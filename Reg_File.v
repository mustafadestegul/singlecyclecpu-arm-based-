==> flow/design.v <==
module Reg_File #(parameter W=32) (clk, RegWrite, A1, A2, A3, WD3, R15_in, RD1, RD2, Reg0_out, Reg1_out, Reg2_out,Reg3_out,Reg4_out);
	input clk, RegWrite;
	input [3:0] A1, A2, A3;
	input [W-1:0] WD3, R15_in;
	output reg [W-1:0] RD1,RD2;
	output wire [W-1:0] Reg0_out, Reg1_out, Reg2_out,Reg3_out,Reg4_out;
	wire [15:0] write_enable;
	reg [15:0] decoder_out;   
	wire [W-1:0] Reg5_out, Reg6_out, Reg7_out,Reg8_out, Reg9_out, Reg10_out, Reg11_out, Reg12_out, Reg13_out, Reg14_out, Reg15_out;
	RegisterWithWE #(W) R0(clk, 0, write_enable[0], WD3, Reg0_out);
	RegisterWithWE #(W) R1(clk, 0, write_enable[1], WD3, Reg1_out);
	RegisterWithWE #(W) R2(clk, 0, write_enable[2], WD3, Reg2_out);
	RegisterWithWE #(W) R3(clk, 0, write_enable[3], WD3, Reg3_out);
	RegisterWithWE #(W) R4(clk, 0, write_enable[4], WD3, Reg4_out);
	RegisterWithWE #(W) R5(clk, 0, write_enable[5], WD3, Reg5_out);
	RegisterWithWE #(W) R6(clk, 0, write_enable[6], WD3, Reg6_out);
	RegisterWithWE #(W) R7(clk, 0, write_enable[7], WD3, Reg7_out);
	RegisterWithWE #(W) R8(clk, 0, write_enable[8], WD3, Reg8_out);
	RegisterWithWE #(W) R9(clk, 0, write_enable[9], WD3, Reg9_out);
	RegisterWithWE #(W) R10(clk, 0, write_enable[10], WD3, Reg10_out);
	RegisterWithWE #(W) R11(clk, 0, write_enable[11], WD3, Reg11_out);
	RegisterWithWE #(W) R12(clk, 0, write_enable[12], WD3, Reg12_out);
	RegisterWithWE #(W) R13(clk, 0, write_enable[13], WD3, Reg13_out);
	RegisterWithWE #(W) R14(clk, 0, write_enable[14], WD3, Reg14_out);
	RegisterWithWE #(W) R15(clk, 0, 1, R15_in, Reg15_out);
	always@(A3)
	begin
		case(A3)
			4'b0000 : decoder_out<= 16'b0000_0000_0000_0001;	
			4'b0001 : decoder_out<= 16'b0000_0000_0000_0010;
			4'b0010 : decoder_out<= 16'b0000_0000_0000_0100;
			4'b0011 : decoder_out<= 16'b0000_0000_0000_1000;
			4'b0100 : decoder_out<= 16'b0000_0000_0001_0000;
			4'b0101 : decoder_out<= 16'b0000_0000_0010_0000;
			4'b0110 : decoder_out<= 16'b0000_0000_0100_0000;
			4'b0111 : decoder_out<= 16'b0000_0000_1000_0000;
			4'b1000 : decoder_out<= 16'b0000_0001_0000_0000;
			4'b1001 : decoder_out<= 16'b0000_0010_0000_0000;
			4'b1010 : decoder_out<= 16'b0000_0100_0000_0000;
			4'b1011 : decoder_out<= 16'b0000_1000_0000_0000;
			4'b1100 : decoder_out<= 16'b0001_0000_0000_0000;
			4'b1101 : decoder_out<= 16'b0010_0000_0000_0000;
			4'b1110 : decoder_out<= 16'b0100_0000_0000_0000;
			4'b1111 : decoder_out<= 16'b1000_0000_0000_0000;		
		endcase
	end
assign write_enable[0]= RegWrite && decoder_out[0]; 
assign write_enable[1]= RegWrite && decoder_out[1]; 
assign write_enable[2]= RegWrite && decoder_out[2]; 
assign write_enable[3]= RegWrite && decoder_out[3]; 
assign write_enable[4]= RegWrite && decoder_out[4]; 
assign write_enable[5]= RegWrite && decoder_out[5]; 
assign write_enable[6]= RegWrite && decoder_out[6]; 
assign write_enable[7]= RegWrite && decoder_out[7]; 
assign write_enable[8]= RegWrite && decoder_out[8]; 
assign write_enable[9]= RegWrite && decoder_out[9]; 
assign write_enable[10]= RegWrite && decoder_out[10]; 
assign write_enable[11]= RegWrite && decoder_out[11]; 
assign write_enable[12]= RegWrite && decoder_out[12]; 
assign write_enable[13]= RegWrite && decoder_out[13]; 
assign write_enable[14]= RegWrite && decoder_out[14];
assign write_enable[15]= RegWrite && decoder_out[15];  
always @ (*) 
	begin
		case({A1[3],A1[2],A1[1],A1[0]})					
			4'b0000: RD1 = Reg0_out;
			4'b0001: RD1 = Reg1_out;
			4'b0010: RD1 = Reg2_out;
			4'b0011: RD1 = Reg3_out;
			4'b0100: RD1 = Reg4_out;
			4'b0101: RD1 = Reg5_out;
			4'b0110: RD1 = Reg6_out;
			4'b0111: RD1 = Reg7_out;
			4'b1000: RD1 = Reg8_out;
			4'b1001: RD1 = Reg9_out;
			4'b1010: RD1 = Reg10_out;
			4'b1011: RD1 = Reg11_out;
			4'b1100: RD1 = Reg12_out;
			4'b1101: RD1 = Reg13_out;
			4'b1110: RD1 = Reg14_out;
			4'b1111: RD1 = Reg15_out;
			default: RD1 = 0;
		endcase
	end
always @ (*) 
	begin
		case({A2[3],A2[2],A2[1],A2[0]})					
			4'b0000: RD2 = Reg0_out;
			4'b0001: RD2 = Reg1_out;
			4'b0010: RD2 = Reg2_out;
			4'b0011: RD2 = Reg3_out;
			4'b0100: RD2 = Reg4_out;
			4'b0101: RD2 = Reg5_out;
			4'b0110: RD2 = Reg6_out;
			4'b0111: RD2 = Reg7_out;
			4'b1000: RD2 = Reg8_out;
			4'b1001: RD2 = Reg9_out;
			4'b1010: RD2 = Reg10_out;
			4'b1011: RD2 = Reg11_out;
			4'b1100: RD2 = Reg12_out;
			4'b1101: RD2 = Reg13_out;
			4'b1110: RD2 = Reg14_out;
			4'b1111: RD2 = Reg15_out;
			default: RD2 = 0;
		endcase
	end	
endmodule
module RegisterWithWE #(parameter W= 4) (clk, reset, we, load, out);
	input clk, reset, we;
	input [W-1:0] load;
	output reg [W-1:0] out;
	always @ (posedge clk)
	begin
		if(reset == 1) begin
			out <= 0;
		end else begin
			if(we == 1) begin
				out <= load;
			end
		end
	end
endmodule
Reports on Reg_File
The steps from the RTL of Reg_File to its reports follow in flow order. Lines are those of the file above, counted from 1. Cell names lack the library's common part. A cell with n/a has no value.

Top module: Reg_File. Clock: clk. Cell library: sky130hd. Library corner: tt_025C_1v80.

Word level
Counts by Yosys on the flattened word-level netlist (proc, flatten, opt, wreduce; memories kept). Register bits leave out memories and registers merged into their read ports (data or address); mux counts leave out enables and synchronous resets folded into registers. Print and check cells are left out. Cells with the same type and inputs are merged into one. Yosys's memory passes give these memory sizes; they may raise the number of words (mostly to a power of two), join words into wider ones and drop unused or constant bits.

The entry for eq/ne operators reads 30. Muxes and demuxes: 2. Reductions and logical operators: 17.

Operators by type and width (count): 32-bit parallel mux with 16-bit select (2); 4-bit == test (second input constant) (16); 4-bit by 3-bit == test with 1-bit output (second input constant) (8); 4-bit by 2-bit == test with 1-bit output (second input constant) (4); 1-bit logical AND (15); 4-bit by 1-bit == test with 1-bit output (second input constant) (2); 4-bit logical NOT (2).

For bits in registers the number is 512. The entry for memory bits (read-only) reads 256. The figure for memories is 1. For input bits the number is 78. Under output and inout port bits stands 224. Cells after elaboration: 66.

Memories: (no name shown) (words 16, width 16, rd ports 1, wr ports 0, line 28) `case(A3)`.

Longest topological paths
Depth = most cells in a row (Yosys ltp): at word level without a register or memory, in the mapped netlist without a sequential cell, where the memories' decode and read muxes count.

For word-level depth the number is 2. For ABC_AREA the number is 0. For gate-level depth with buffers the number is 9. The entry for mapped depth without buffers reads 5.

Netlist
The flow's flattened synthesis, as Yosys stat reports it; memories are mapped. The netlist is that of the ABC_AREA named above (0 if unset); the other value can give another one.

For cells in the netlist the number is 1821. For synthesis area the number is 23551.3 um^2. The figure for sequential area is 15054.4 um^2. Flip-flops: 512. For buffer cells the number is 157.

Cells by type: edfxtp_1 (count 480, area in all 1.44E+04 um^2); a22oi_1 (count 221, area in all 1.66E+03 um^2); dfxtp_1 (count 32, area in all 640.614 um^2); a21oi_1 (count 111, area in all 555.533 um^2); nand2_1 (count 134, area in all 502.982 um^2); mux2i_1 (count 50, area in all 500.48 um^2); mux2_2 (count 36, area in all 405.389 um^2); o22ai_1 (count 63, area in all 394.128 um^2); nor2_1 (count 100, area in all 375.36 um^2); buf_2 (count 66, area in all 330.317 um^2); a221oi_1 (count 31, area in all 271.51 um^2); clkbuf_1 (count 60, area in all 225.216 um^2); o21ai_0 (count 41, area in all 205.197 um^2); o32a_1 (count 20, area in all 200.192 um^2); o211ai_1 (count 25, area in all 187.68 um^2); o221ai_1 (count 20, area in all 175.168 um^2); nand2b_1 (count 27, area in all 168.912 um^2); a21o_1 (count 21, area in all 157.651 um^2).

Not listed: further types 50, cells in them 283. By module: a second synthesis without flattening, with its own total; a netlist apart from the flattened one above.

The figure for cells (unflattened synthesis) is 2961. The entry for area total of the unflattened synthesis reads 27134.8 um^2.

Rows give one instance, submodules left out.

By module: RegisterWithWE #(W=32) (instances 16, cells 103, area 1163.6 um^2, seq. area 640.6 um^2); Reg_File (instances 1, cells 1313, area 8516.9 um^2, seq. area 0.0 um^2).

Path before layout
OpenSTA on the mapped netlist: ideal clock, no wires. The path of least setup slack (recovery checks aside). Input and output delay are each 20% of the period. Register names are those of the netlist, which keeps one name where synthesis merged equal registers.

Path kind: input-to-reg. Start point: input A3[2]. End point: register R0.out[0]. For clock period the number is 4360 ps. Under external input delay stands 872 ps. Setup time: 461 ps. Under time at the first pin stands 872 ps. Under arrival stands 3592 ps. The figure for required time is 3899 ps. For slack the number is 307 ps. For path delay the number is 3181 ps. The entry for driving pins on the path reads 2. Under buffers on the path stands 0. For synthesis period reached the number is 4053 ps.

"path delay" is the arrival time less input delay plus setup time. "driving pins on the path" counts driving pins, that of a launching flip-flop among them; a cell with two outputs on the path counts twice. "synthesis period reached" is the clock period less the worst setup slack; recovery checks do not enter. This is arithmetic on one report: input and output delays are still those of the set period (20% each). The rows between start and end are the longest chain of elaborated cells between them; the timing report does not say that the signal goes this way. Where chains are equally long, one stands for them. Each line given opens the expression or statement behind the cell; cells for indexed reads and writes are added by Yosys, which also makes memories of some case tables. A memory read counts as a cell of the chain, while the word-level depth stops at memories.

Cell sequence: or3b_2 nor3_1. Under cells in the longest elaborated chain stands 2. The entry for elaborated cells on any way between the ends reads 2. For RTL lines with such cells the number is 2. Classes of those cells: 1 x reduce/logical; 1 x memory.

RTL lines, path after synthesis: start, declared (line 3) `input [3:0] A1, A2, A3;`; memory 16 x 16 bit (line 28) `case(A3)`; 1-bit logical AND (line 47) `assign write_enable[0]= RegWrite && decoder_out[0];`; end, assigned (line 115) `out <= 0;`; end, assigned (line 118) `out <= load;`; end, declared (line 111) `output reg [W-1:0] out;`.

Path in the finished layout
From the final timing report of run 2: the path of least setup slack in the routed layout; clock arrival at registers is part of the times. The path's times are printed in steps of 10 ps; the period is the one set.

Path kind: input-to-output. Start point: input A2[0]. End point: output RD2[12]. For clock period the number is 7650 ps. Under external input delay stands 1530 ps. For external output delay the number is 1530 ps. Under time at the first pin stands 1530 ps. Under arrival stands 5060 ps. The figure for required time is 6120 ps. For slack the number is 1060 ps. The entry for driving pins on the path reads 7. Under buffers on the path stands 2.

The rows between start and end are the longest chain of elaborated cells between them; the timing report does not say that the signal goes this way. Where chains are equally long, one stands for them.

Cell sequence: buf_2 nor3b_4 a22oi_1 o211ai_1 nor3_1 a21oi_1 clkdlybuf4s50_1. Under cells in the longest elaborated chain stands 2. The entry for elaborated cells on any way between the ends reads 17. For RTL lines with such cells the number is 1. Classes of those cells: 15 x eq/ne; 1 x mux; 1 x reduce/logical.

RTL lines, path after layout: start, declared (line 3) `input [3:0] A1, A2, A3;`; 4-bit == test (line 87) `case({A2[3],A2[2],A2[1],A2[0]})`; 32-bit parallel mux with 16-bit select (line 87); end, declared (line 5) `output reg [W-1:0] RD1,RD2;`.

Measured data: module Reg_File, platform sky130hd, 2 stored runs of the flow under differing settings, order arbitrary. Input and output delays are each 20% of the period that was set; the output load is 0.01 pF. By "period achieved" is meant the clock period of the run minus its worst setup slack. This is arithmetic on one report: input and output delays are still those of the set period (20% each). By "worst path time" is meant the share of the clock period that the worst setup path is allowed (20% is reserved at inputs, 20% at outputs), minus its slack. Clock arrival times at its registers enter into it. "total power after layout" is the tool's figure for a default switching activity; nothing was simulated. "worst path time" is known to 10 ps.

Run 1 has these settings: period_ns 4.8; CORE_UTILIZATION 56; SETUP_SLACK_MARGIN 0.03; PLACE_DENSITY 0.77; HOLD_SLACK_MARGIN 0.25; CELL_PAD_IN_SITES_GLOBAL_PLACEMENT 1; CELL_PAD_IN_SITES_DETAIL_PLACEMENT 2; ABC_AREA 1; GPL_ROUTABILITY_DRIVEN 0; CTS_CLUSTER_DIAMETER 67; CAP_MARGIN 40; MIN_ROUTING_LAYER met2; MAX_ROUTING_LAYER met5; CORE_MARGIN 2; SLEW_MARGIN 20. Outcome: stopped before the end: placement reported DPL-0033.

Run 2 has these settings: period_ns 7.65; CAP_MARGIN 20; CORE_MARGIN 2; CORE_UTILIZATION 40; SLEW_MARGIN 20. The netlist area reported by Yosys is 23551.3 um^2. The overall die area is 60836.2 um^2. For the std-cell area (final layout) the run shows 29178.0 um^2. The final design utilization stands at 50.4 %. The worst slack on setup checks stands at 1057 ps. The summed negative setup slack is 0 ps. The worst hold slack in the final report is 1339 ps. The measured total power after layout is 6.569 mW. The measured period achieved is 6593 ps. The measured worst path time is 3530 ps. Type of the worst setup path: input-to-output.
